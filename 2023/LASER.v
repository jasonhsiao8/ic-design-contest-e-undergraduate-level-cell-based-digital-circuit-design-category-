==> flow/design.v <==
module LASER (
    input CLK,
    input RST,
    input [3:0] X,
    input [3:0] Y,
    output reg [3:0] C1X,
    output reg [3:0] C1Y,
    output reg [3:0] C2X,
    output reg [3:0] C2Y,
    output reg DONE
);
    reg [3:0] target_x [0:39];  
    reg [3:0] target_y [0:39];
    reg [15:0] input_count;  
    parameter STATE_INPUT          = 4'd0,  
              STATE_INIT           = 4'd1,  
              STATE_ITER_C2_INIT   = 4'd2,  
              STATE_ITER_C2_CALC   = 4'd3,  
              STATE_ITER_C2_UPDATE = 4'd4,
              STATE_ITER_C2_DONE   = 4'd5,
              STATE_ITER_C1_INIT   = 4'd6,
              STATE_ITER_C1_CALC   = 4'd7,
              STATE_ITER_C1_UPDATE = 4'd8,
              STATE_ITER_C1_DONE   = 4'd9,
              STATE_CHECK          = 4'd10,
              STATE_OUTPUT         = 4'd11;
        reg [3:0] state;
        reg [3:0] bestC1X, bestC1Y;
        reg [3:0] bestC2X, bestC2Y; 
        reg [3:0] oldC1X, oldC1Y;
        reg [3:0] oldC2X, oldC2Y;
        reg [3:0] cand_x, cand_y;
        reg [5:0] targ_idx;  
        reg [5:0] temp_count;   
        reg [5:0] best_count;   
        reg [3:0] temp_bestX, temp_bestY;
        function automatic in_circle;  
            input [3:0] cx, cy;  
            input [3:0] tx, ty;  
            reg [3:0] dx, dy;  
            reg [7:0] distance;
            begin
                dx = (tx >= cx) ? (tx - cx) : (cx - tx);
                dy = (ty >= cy) ? (ty - cy) : (cy - ty);
                distance = dx * dx + dy * dy;
                in_circle = (distance <= 8'd16) ? 1'b1 : 1'b0 ;  
            end
        endfunction
        always @(posedge CLK) begin
            if (RST) begin
                state       <= STATE_INPUT;
                input_count <= 0;
                DONE        <= 0;
                C1X         <= 0;
                C1Y         <= 0;
                C2X         <= 0;
                C2Y         <= 0;
                bestC1X     <= 0;
                bestC1Y     <= 0;
                bestC2X     <= 0;
                bestC2Y     <= 0;
                oldC1X      <= 0;
                oldC1Y      <= 0;
                oldC2X      <= 0;
                oldC2Y      <= 0;
            end else begin
                case(state)
                STATE_INPUT: begin  
                    DONE <= 0;
                    target_x[input_count] <= X;
                    target_y[input_count] <= Y;
                    input_count <= input_count + 1;
                    if(input_count == 6'd39) begin
                        input_count <= 0;
                        state <= STATE_INIT;   
                    end
                end
                STATE_INIT: begin
                    bestC1X <= 4'd0; bestC1Y <= 4'd0;
                    bestC2X <= 4'd15; bestC2Y <= 4'd15;
                    oldC1X <= 4'd0; oldC1Y <= 4'd0;
                    oldC2X <= 4'd15; oldC2Y <= 4'd15;  
                    state <= STATE_ITER_C2_INIT;
                end
                STATE_ITER_C2_INIT: begin
                    cand_x <= 2;  
                    cand_y <= 2;
                    targ_idx <= 0;
                    best_count <= 0;
                    temp_count <= 0;
                    temp_bestX <= 0;
                    temp_bestY <= 0;
                    state <= STATE_ITER_C2_CALC;
                end
                STATE_ITER_C2_CALC: begin  
                    if(in_circle(bestC1X, bestC1Y, target_x[targ_idx], target_y[targ_idx]) ||
                       in_circle(cand_x, cand_y, target_x[targ_idx], target_y[targ_idx]))
                        temp_count <= temp_count + 1;
                    targ_idx <= targ_idx + 1;
                    if(targ_idx == 6'd39) state <= STATE_ITER_C2_UPDATE;
                end
                STATE_ITER_C2_UPDATE: begin  
                    if(temp_count > best_count)begin
                        best_count <= temp_count;
                        temp_bestX <= cand_x;
                        temp_bestY <= cand_y;
                    end
                    temp_count <= 0;
                    targ_idx <= 0;
                    if(cand_x < 4'd13) begin 
                        cand_x <= cand_x + 1;
                        state <= STATE_ITER_C2_CALC;
                    end
                    else begin
                        cand_x <= 2;
                        if (cand_y < 4'd13) begin 
                            cand_y <= cand_y + 1;
                            state <= STATE_ITER_C2_CALC;
                        end
                        else begin  
                            bestC2X <= temp_bestX;
                            bestC2Y <= temp_bestY;
                            state <= STATE_ITER_C2_DONE;
                        end
                    end
                end
                STATE_ITER_C2_DONE: begin
                    state <= STATE_ITER_C1_INIT;  
                end
                STATE_ITER_C1_INIT: begin
                    cand_x   <= 2;
                    cand_y   <= 2;
                    targ_idx <= 0;
                    best_count <= 0;
                    temp_count <= 0;
                    temp_bestX <= 0;
                    temp_bestY <= 0;
                    state <= STATE_ITER_C1_CALC;
                end
                STATE_ITER_C1_CALC: begin
                    if (in_circle(cand_x, cand_y, target_x[targ_idx], target_y[targ_idx]) ||
                        in_circle(bestC2X, bestC2Y, target_x[targ_idx], target_y[targ_idx]) )
                        temp_count <= temp_count + 1;
                    targ_idx <= targ_idx + 1;
                    if(targ_idx == 6'd39) begin
                        state <= STATE_ITER_C1_UPDATE;
                    end
                end
                STATE_ITER_C1_UPDATE: begin
                    if(temp_count > best_count) begin
                        best_count <= temp_count;
                        temp_bestX <= cand_x;
                        temp_bestY <= cand_y;
                    end
                    temp_count <= 0;
                    targ_idx <= 0;
                    if(cand_x < 4'd13) begin
                        cand_x <= cand_x + 1;
                        state <= STATE_ITER_C1_CALC;
                    end
                    else begin
                        cand_x <= 2;
                        if(cand_y < 4'd13) begin
                            cand_y <= cand_y + 1;
                            state <= STATE_ITER_C1_CALC;
                        end
                        else begin
                            bestC1X <= temp_bestX;
                            bestC1Y <= temp_bestY;
                            state <= STATE_ITER_C1_DONE;
                        end
                    end
                end
                STATE_ITER_C1_DONE: begin
                    state <= STATE_CHECK;
                end
                STATE_CHECK: begin
                    if((bestC1X != oldC1X) || (bestC1Y != oldC1Y) ||
                    (bestC2X != oldC2X) || (bestC2Y != oldC2Y)) begin
                        oldC1X <= bestC1X;
                        oldC1Y <= bestC1Y;
                        oldC2X <= bestC2X;
                        oldC2Y <= bestC2Y;
                        state <= STATE_ITER_C2_INIT;
                    end
                    else begin
                        state <= STATE_OUTPUT;
                    end
                end
                STATE_OUTPUT: begin
                    C1X  <= bestC1X;
                    C1Y  <= bestC1Y;
                    C2X  <= bestC2X;
                    C2Y  <= bestC2Y;
                    DONE <= 1;  
                    state <= STATE_INPUT;
                end        
                endcase
            end
        end
endmodule
## Tool chain data of LASER

Tool output for the design above, in the order of the flow.
Lines are those of the file above, counted from 1.
Operators: Yosys type, input widths -> output width; for muxes data width and select width s.
Cell names lack the library's common part.
Not given: --

- Design top: LASER
- Clock: CLK
- Standard-cell library: sky130hd
- Timing corner: tt_025C_1v80

## Word-level counts

Counts by Yosys on the flattened word-level netlist (proc, flatten, opt, wreduce; memories kept). Print and check cells are left out.
Yosys's memory passes give these memory sizes; they may raise the number of words (mostly to a power of two), join words into wider ones and drop unused or constant bits.

- Add/sub/neg operators: 20
- Multipliers: 6
- Div/mod/pow operators: 0
- Magnitude comparators: 12
- Equal/unequal tests: 30
- Shift-type cells: 0
- Muxes and demuxes: 61
- Bitwise gates (word level): 1
- Reduce/logical cells: 27

Operators with widths:

| cell | number |
|---|---|
| $mul 4x4->8 | 6 |
| $mux 4 | 29 |
| $pmux 4 s2 | 12 |
| $sub 4x4->4 | 12 |
| $pmux 4 s12 | 1 |
| $mux 6 | 7 |
| $ge 4x4->1 | 6 |
| $le 8x5->1 const B | 3 |
| $add 8x8->8 | 3 |
| $pmux 6 s2 | 2 |
| $ne 2x2->1 const B | 11 |
| $pmux 6 s3 | 1 |
| $add 16x1->16 const B | 1 |
| $eq 16x6->1 const B | 1 |
| $eq 4x3->1 const B | 4 |
| $ne 4x4->1 | 4 |
| $eq 4x4->1 const B | 4 |
| $mux 16 | 1 |
| $reduce_bool 12->1 | 1 |
| $reduce_and 4->1 | 3 |
| $add 6x1->6 const B | 2 |
| $reduce_bool 2->1 | 5 |
| $reduce_and 3->1 | 3 |
| $add 4x1->4 const B | 2 |
| $eq 4x2->1 const B | 2 |
| $lt 4x4->1 const B | 2 |
| $reduce_and 2->1 | 3 |
| $reduce_or 2->1 | 3 |

Other operator kinds: 12; their cells: 23.

- Register bits: 103
- Latch bits: 0
- Memory bits (writable): 320
- Memory bits (read-only): 0
- Clocked read ports x word width: 8
- Memory cells: 2
- Output and inout bits: 17

Memory list:

| memory | depth | bits a word | rd ports | write ports | line |
|---|---|---|---|---|---|
| (no name shown) | 40 | 4 | 1 | 1 | 12 |
| (no name shown) | 40 | 4 | 1 | 1 | 13 |

## Longest topological paths

Depth = most cells in a row (Yosys ltp): at word level without a register or memory, in the mapped netlist without a sequential cell, where the memories' decode and read muxes count.

- Depth in word-level cells: 9
- ABC_AREA: 0
- Gate-level depth with buffers: 34

## Mapped cells and area

Source: synth_stat.txt of the flow (Yosys; design flattened, memories mapped). It holds for the ABC_AREA given above (unset counts as 0); a run with the other value may have another netlist.

- Cell count: 1436
- Chip area (Yosys): 20798.7 um^2
- Sequential area: 12291.8 um^2
- Flip-flops: 437

Cells by type:

| cell type | number |
|---|---|
| edfxtp_1 | 354 |
| mux4_2 | 96 |
| dfxtp_1 | 83 |
| ha_1 | 100 |
| fa_1 | 45 |
| nor2_1 | 166 |
| inv_1 | 111 |
| xor2_1 | 41 |
| mux2i_1 | 31 |
| a21oi_1 | 43 |
| mux2_2 | 15 |
| nand3_1 | 33 |
| xnor2_1 | 18 |
| nand2_1 | 41 |
| a21o_1 | 20 |
| nor3_1 | 26 |
| clkbuf_1 | 30 |
| nor2b_1 | 16 |

Other cell types: 40; their cells: 167.

## Worst setup path after synthesis

Path of least setup slack by OpenSTA after synthesis, without wires, with an ideal clock, recovery checks aside; 20% of the period is set as input and as output delay. Where synthesis merged equal registers, the netlist keeps one of their names.

- Kind: register -> register
- Start point: register (name not given)
- End point: register temp_count[0]
- Clock period: 11.5 ns
- Library setup time: 0.378 ns
- Time at the first pin: 0.000 ns
- Arrival: 7.993 ns
- Required time: 11.122 ns
- Slack: 3.129 ns
- Delay of the path: 8.371 ns
- Stages: 29
- Path buffers: 2
- Period reached after synthesis: 8.371 ns

"delay of the path" is the arrival time less input delay plus setup time.
"stages": output pins that drive a net of the path, with the launching flip-flop's if there is one; two outputs of one cell count as two.
"period reached after synthesis" is the clock period less the worst setup slack; recovery checks do not enter. This is arithmetic on one report: input and output delays are still those of the set period (20% each).
A register here has more assigning lines than the two given.

- Cell sequence: dfxtp_1 > buf_6 > buf_4 > mux4_2 > mux4_2 > mux2_2 > o21ai_2 > inv_2 > fa_1 > a21o_1 > a21o_1 > a21oi_1 > mux2i_1 > xnor2_1 > or2_2 > fa_1 > fa_1 > fa_1 > inv_1 > fa_1 > ha_1 > fa_1 > a21o_1 > a21oi_1 > xnor2_1 > nor2b_1 > mux2_2 > o2bb2ai_1 > a21boi_0

Ends and longest elaborated chain, post-synthesis:

| item | line | text |
|---|---|---|
| end, assigned | 98 | `temp_count <= temp_count + 1;` |
| end, assigned | 143 | `temp_count <= temp_count + 1;` |
| end, declared | 34 | `reg [5:0] temp_count;` |

No chain of elaborated cells between the ends is given.

## Path in the finished layout

From the final timing report of run 1: the path of least setup slack in the routed layout; clock arrival at registers is part of the times.

- Kind: register -> register
- Start point: register (name not given)
- End point: register temp_count[3]
- Clock period: 6.81 ns
- Library setup time: 0.28 ns
- Time at the first pin: 0.57 ns
- Arrival: 8.24 ns
- Required time: 7.10 ns
- Slack: -1.14 ns
- Stages: 32
- Path buffers: 4

A register here has more assigning lines than the two given.

- Cell sequence: dfxtp_4 > buf_12 > buf_16 > mux4_2 > mux4_2 > mux2_4 > o21ai_4 > buf_6 > ha_4 > inv_2 > fa_2 > a21o_1 > a21o_1 > a21oi_2 > mux2i_1 > xnor2_1 > or2_4 > fa_1 > fa_1 > fa_1 > inv_1 > fa_1 > ha_2 > fa_2 > a21o_1 > a21oi_2 > xnor2_1 > a21o_1 > nand3_4 > o2bb2ai_4 > a21boi_2 > buf_6

Ends and longest elaborated chain, post-layout:

| item | line | text |
|---|---|---|
| end, assigned | 98 | `temp_count <= temp_count + 1;` |
| end, assigned | 143 | `temp_count <= temp_count + 1;` |
| end, declared | 34 | `reg [5:0] temp_count;` |

No chain of elaborated cells between the ends is given.

Subject: flow runs of LASER

Hi,

Measured data: module LASER, platform sky130hd, 2 stored runs of the flow under differing settings, order arbitrary. Input and output delays are each 20% of the period that was set; the output load is 0.01 pF.
By "period reached" is meant the clock period of the run minus its worst setup slack. This is arithmetic on one report: input and output delays are still those of the set period (20% each).
By "time on the worst setup path" is meant the share of the clock period that the worst setup path is allowed (20% is reserved at inputs, 20% at outputs), minus its slack. Clock arrival times at its registers enter into it.
"total design power" rests on the timing tool's default activity at the inputs, not on a simulated workload.

### Run 1

==> flow/run.sh <==
#!/bin/bash
# the make line also repeats the synthesis and layout settings of config.mk as NAME=value (left out here)
make -C /OpenROAD-flow-scripts/flow DESIGN_CONFIG=/design/flow/config.mk WORK_HOME=/design/flow/orfs CLKGATE_MAP_FILE= finish
==> flow/config.mk <==
export PLATFORM = sky130hd
export DESIGN_NAME = LASER
export DESIGN_NICKNAME = LASER
export VERILOG_FILES = /design/flow/design.v
export SDC_FILE = /design/flow/constraint.sdc
export NUM_CORES = 4
export LEC_CHECK = 0
export CAP_MARGIN = 20
export CELL_PAD_IN_SITES_GLOBAL_PLACEMENT = 0
export CORE_ASPECT_RATIO = 1.04
export CORE_MARGIN = 8
export CORE_UTILIZATION = 58
export PLACE_DENSITY_LB_ADDON = 0.25
export SETUP_SLACK_MARGIN = 0.14
export SLEW_MARGIN = 20
export TNS_END_PERCENT = 80
==> flow/constraint.sdc <==
create_clock -name core_clock -period 6.81 [get_ports {CLK}]
set_input_delay 1.3620 -clock core_clock [delete_from_list [all_inputs] [get_ports {CLK}]]
set_output_delay 1.3620 -clock core_clock [all_outputs]
set_load 0.01 [all_outputs]

Results of run 1:
- Setup total negative slack: -6.839 ns
- Cell area after synthesis: 20798.7 um^2
- Total design power: 5.293 mW
- Setup slack of the worst path: -1.141 ns
- Period reached: 7.951 ns
- Worst hold slack in the final report: 0.435 ns
- Standard-cell area of the final layout: 24382.1 um^2
- Die footprint: 42176.4 um^2
- Time on the worst setup path: 7.95 ns
- Worst setup path type: register -> register
- Utilization in the final report: 0.691

### Run 2

==> flow/run.sh <==
#!/bin/bash
# the make line also repeats the synthesis and layout settings of config.mk as NAME=value (left out here)
make -C /OpenROAD-flow-scripts/flow DESIGN_CONFIG=/design/flow/config.mk WORK_HOME=/design/flow/orfs CLKGATE_MAP_FILE= finish
==> flow/config.mk <==
export PLATFORM = sky130hd
export DESIGN_NAME = LASER
export DESIGN_NICKNAME = LASER
export VERILOG_FILES = /design/flow/design.v
export SDC_FILE = /design/flow/constraint.sdc
export NUM_CORES = 4
export LEC_CHECK = 0
export ABC_AREA = 0
export CAP_MARGIN = 20
export CELL_PAD_IN_SITES_DETAIL_PLACEMENT = 2
export CELL_PAD_IN_SITES_GLOBAL_PLACEMENT = 0
export CORE_ASPECT_RATIO = 0.58
export CORE_MARGIN = 3
export CORE_UTILIZATION = 49
export GPL_ROUTABILITY_DRIVEN = 0
export SLEW_MARGIN = 20
export TNS_END_PERCENT = 65
==> flow/constraint.sdc <==
create_clock -name core_clock -period 4.67 [get_ports {CLK}]
set_input_delay 0.9340 -clock core_clock [delete_from_list [all_inputs] [get_ports {CLK}]]
set_output_delay 0.9340 -clock core_clock [all_outputs]
set_load 0.01 [all_outputs]

Results of run 2:
- Setup total negative slack: -27.951 ns
- Cell area after synthesis: 20798.7 um^2
- Total design power: 8.481 mW
- Setup slack of the worst path: -4.660 ns
- Period reached: 9.330 ns
- Worst hold slack in the final report: 0.485 ns
- Standard-cell area of the final layout: 25461.9 um^2
- Die footprint: 45047.3 um^2
- Time on the worst setup path: 9.33 ns
- Worst setup path type: register -> register
- Utilization in the final report: 0.619

Regards
